==> flow/design.v <==
module tri_state_buffer (
    input [15:0] data_in,
    input enable,
    output [15:0] data_out
);
    assign data_out = enable ? data_in : 16'bz;
endmodule
module IO_Zero(
    input I0_clock,
    input I0_reset,
    input [15:0] bus_I0_input,
    input bus_I0_input_en,
    output [15:0] bus_I0_output,
    input bus_I0_output_en,
    output reg [15:0] external_I0_output
);
reg [15:0] I0_data;
always@(posedge I0_clock) begin
    if(I0_reset) begin
        I0_data = 16'b0;
    end
    else if(bus_I0_input_en) begin
        I0_data = bus_I0_input;
    end
end
tri_state_buffer I0_bus_tri_state(
    .data_in(I0_data),
    .enable(bus_I0_output_en),
    .data_out(bus_I0_output)
);
always@(*) begin
    external_I0_output = I0_data;
end
endmodule
Reports on IO_Zero
Tool output for the design above, in the order of the flow.
Lines are those of the file above, counted from 1.
Operators: Yosys type, input widths -> output width; for muxes data width and select width s.
Library cell names are shortened.
The mark n/a stands for no value.
Set-up
  top module: IO_Zero
  clock port: I0_clock
  library: sky130hd
  library corner: tt_025C_1v80

After elaboration
Counts by Yosys on the flattened word-level netlist (proc, flatten, opt, wreduce; memories kept). Register bits leave out memories and registers merged into their read ports (data or address); mux counts leave out enables and synchronous resets folded into registers. Print and check cells are left out. Cells with the same type and inputs are merged into one.
Cells by class
  add/subtract/negate cells: 0
  div/mod/pow operators: 0
  muxes and demuxes: 1
  multiply operators: 0
  reduce/logical cells: 0
  equality and inequality tests: 0
  shifts and indexed selects: 0
  bitwise operators: 0
  magnitude comparators: 0
Operators by type and width (count)
  $mux 16: 1
Word-level totals
  register bits: 16
  latch bits: 0
  memory bits (read-only): 0
  output and inout bits: 32
  RAM bits: 0
  input bits: 20
  memory cells: 0
  clocked read ports x word width: 0
  word-level cells: 2

Logic depth
Longest topological path by Yosys (ltp), each cell counted once; first at word level (registers and memories cut), then after technology mapping (sequential cells cut; the memories' decode and read muxes count).
Logic depth
  word-level depth: 1
  ABC_AREA: 0
  gate-level depth with buffers: 4
  gate-level depth less buffers: 2

Netlist
The flow's flattened synthesis, as Yosys stat reports it; memories are mapped. The netlist is that of the ABC_AREA named above (0 if unset); the other value can give another one.
The area totals of this step are shown rounded.
Mapped netlist
  flip-flop cells: 16
  cell count: 68
  area of sequential cells: 320 µm²
  buffer cells: 20
  cell area after synthesis: 701 µm²
Cell types
  dfxtp_1: count 16, area in all 320.307 µm²
  mux2i_1: count 16, area in all 160.154 µm²
  buf_4: count 16, area in all 120.115 µm²
  nor2_1: count 16, area in all 60.058 µm²
  buf_12: count 1, area in all 20.019 µm²
  buf_6: count 1, area in all 11.261 µm²
  buf_2: count 1, area in all 5.005 µm²
  buf_1: count 1, area in all 3.754 µm²
By module: a second synthesis without flattening, with its own total; a netlist apart from the flattened one above.
Unflattened totals
  cells (unflattened synthesis): 68
  area total of the unflattened synthesis: 701 µm²
Rows give one instance, submodules left out.
Modules
  IO_Zero: instances 1, sequential area 320 µm², cells 52, area 581 µm²
  tri_state_buffer: instances 1, sequential area 0.0 µm², cells 16, area 120 µm²

Worst setup path after synthesis
OpenSTA on the mapped netlist: ideal clock, no wires. The path of least setup slack (recovery checks aside). Input and output delay are each 20% of the period. Register names are those of the netlist, which keeps one name where synthesis merged equal registers.
Timing after synthesis
  path type: in2reg
  start point: input bus_I0_input_en
  end point: register I0_data[10]
  stages on the path: 4
  setup time: 0.117 ns
  period: 1.0 ns
  delay of the path: 0.582 ns
  data required time: 0.883 ns
  arrival time: 0.665 ns
  input delay: 0.200 ns
  slack: 0.218 ns
  launch time at the first pin: 0.200 ns
  path buffers: 2
  synthesis period reached: 0.782 ns
"delay of the path" is the arrival time less input delay plus setup time.
"stages on the path": output pins that drive a net of the path, with the launching flip-flop's if there is one; two outputs of one cell count as two.
"synthesis period reached" = period - worst setup slack (recovery checks aside). The figure is calculated, with input and output delays left at 20% of the set period.
Between the ends, after synthesis
  path through: buf_6 > buf_12 > mux2i_1 > nor2_1
RTL lines, path after synthesis
  start: declaration: RTL line 12  | input bus_I0_input_en,
  end: assignment: RTL line 20  | I0_data = 16'b0;
  end: assignment: RTL line 23  | I0_data = bus_I0_input;
  end: declaration: RTL line 17  | reg [15:0] I0_data;
Chain of elaborated cells between the ends: none given.

Worst path after layout
Path of least setup slack in the final report of run B (OpenROAD, finished layout, wires in). Where an end is a register, its clock arrival counts in the times.
Timing post-layout
  path type: reg2out
  start point: register I0_data[12]
  end point: output external_I0_output[12]
  external output delay: 0.18 ns
  path buffers: 1
  slack: -0.06 ns
  stages on the path: 2
  data required time: 0.71 ns
  launch time at the first pin: 0.28 ns
  period: 0.882 ns
  arrival time: 0.77 ns
Between the ends, post-layout
  path through: dfxtp_4 > buf_6
  length of the longest elaborated chain: 0
  elaborated cells between the ends (all ways): 0
  RTL lines with such cells: 0
RTL lines, path post-layout
  start: declaration: RTL line 17  | reg [15:0] I0_data;
  start: assignment: RTL line 20  | I0_data = 16'b0;
  start: assignment: RTL line 23  | I0_data = bus_I0_input;
  end: declaration: RTL line 15  | output reg [15:0] external_I0_output

Data sheet: physical implementation of IO_Zero

Flow measurements of IO_Zero on sky130hd: 2 stored runs with different settings, listed in no order. Input and output delays are each 20% of the period that was set; the output load is 0.01 pF.
Measured values are rounded.

Run A
==> flow/run.sh <==
#!/bin/bash
# the make line also repeats the synthesis and layout settings of config.mk as NAME=value (left out here)
make -C /OpenROAD-flow-scripts/flow DESIGN_CONFIG=/design/flow/config.mk WORK_HOME=/design/flow/orfs CLKGATE_MAP_FILE= finish
==> flow/config.mk <==
export PLATFORM = sky130hd
export DESIGN_NAME = IO_Zero
export DESIGN_NICKNAME = IO_Zero
export VERILOG_FILES = /design/flow/design.v
export SDC_FILE = /design/flow/constraint.sdc
export NUM_CORES = 4
export LEC_CHECK = 0
export CAP_MARGIN = 20
export CELL_PAD_IN_SITES_DETAIL_PLACEMENT = 2
export CORE_ASPECT_RATIO = 1.17
export CORE_MARGIN = 2
export CORE_UTILIZATION = 31
export MAX_ROUTING_LAYER = met4
export PLACE_DENSITY_LB_ADDON = 0.08
export SETUP_SLACK_MARGIN = -0.04
export SLEW_MARGIN = 20
==> flow/constraint.sdc <==
create_clock -name core_clock -period 0.537 [get_ports {I0_clock}]
set_input_delay 0.1074 -clock core_clock [delete_from_list [all_inputs] [get_ports {I0_clock}]]
set_output_delay 0.1074 -clock core_clock [all_outputs]
set_load 0.01 [all_outputs]

==> results of run A <==
did not finish, routing stopped with DPL-0033

Run B
==> flow/run.sh <==
#!/bin/bash
# the make line also repeats the synthesis and layout settings of config.mk as NAME=value (left out here)
make -C /OpenROAD-flow-scripts/flow DESIGN_CONFIG=/design/flow/config.mk WORK_HOME=/design/flow/orfs CLKGATE_MAP_FILE= finish
==> flow/config.mk <==
export PLATFORM = sky130hd
export DESIGN_NAME = IO_Zero
export DESIGN_NICKNAME = IO_Zero
export VERILOG_FILES = /design/flow/design.v
export SDC_FILE = /design/flow/constraint.sdc
export NUM_CORES = 4
export LEC_CHECK = 0
export CAP_MARGIN = 20
export CORE_ASPECT_RATIO = 1.03
export CORE_MARGIN = 2
export CORE_UTILIZATION = 22
export CTS_CLUSTER_DIAMETER = 399
export MAX_ROUTING_LAYER = met4
export MIN_ROUTING_LAYER = met1
export PLACE_DENSITY = 0.65
export SETUP_SLACK_MARGIN = -0.05
export SLEW_MARGIN = 25
==> flow/constraint.sdc <==
create_clock -name core_clock -period 0.882 [get_ports {I0_clock}]
set_input_delay 0.1764 -clock core_clock [delete_from_list [all_inputs] [get_ports {I0_clock}]]
set_output_delay 0.1764 -clock core_clock [all_outputs]
set_load 0.01 [all_outputs]

==> results of run B <==
chip area after synthesis (Yosys): 701 µm²
die area: 3650 µm²
standard-cell area of the final layout: 1190 µm²
utilization: 39.8%
worst setup slack after layout: -0.063 ns
total negative slack: -1.61 ns
worst hold slack: 0.484 ns
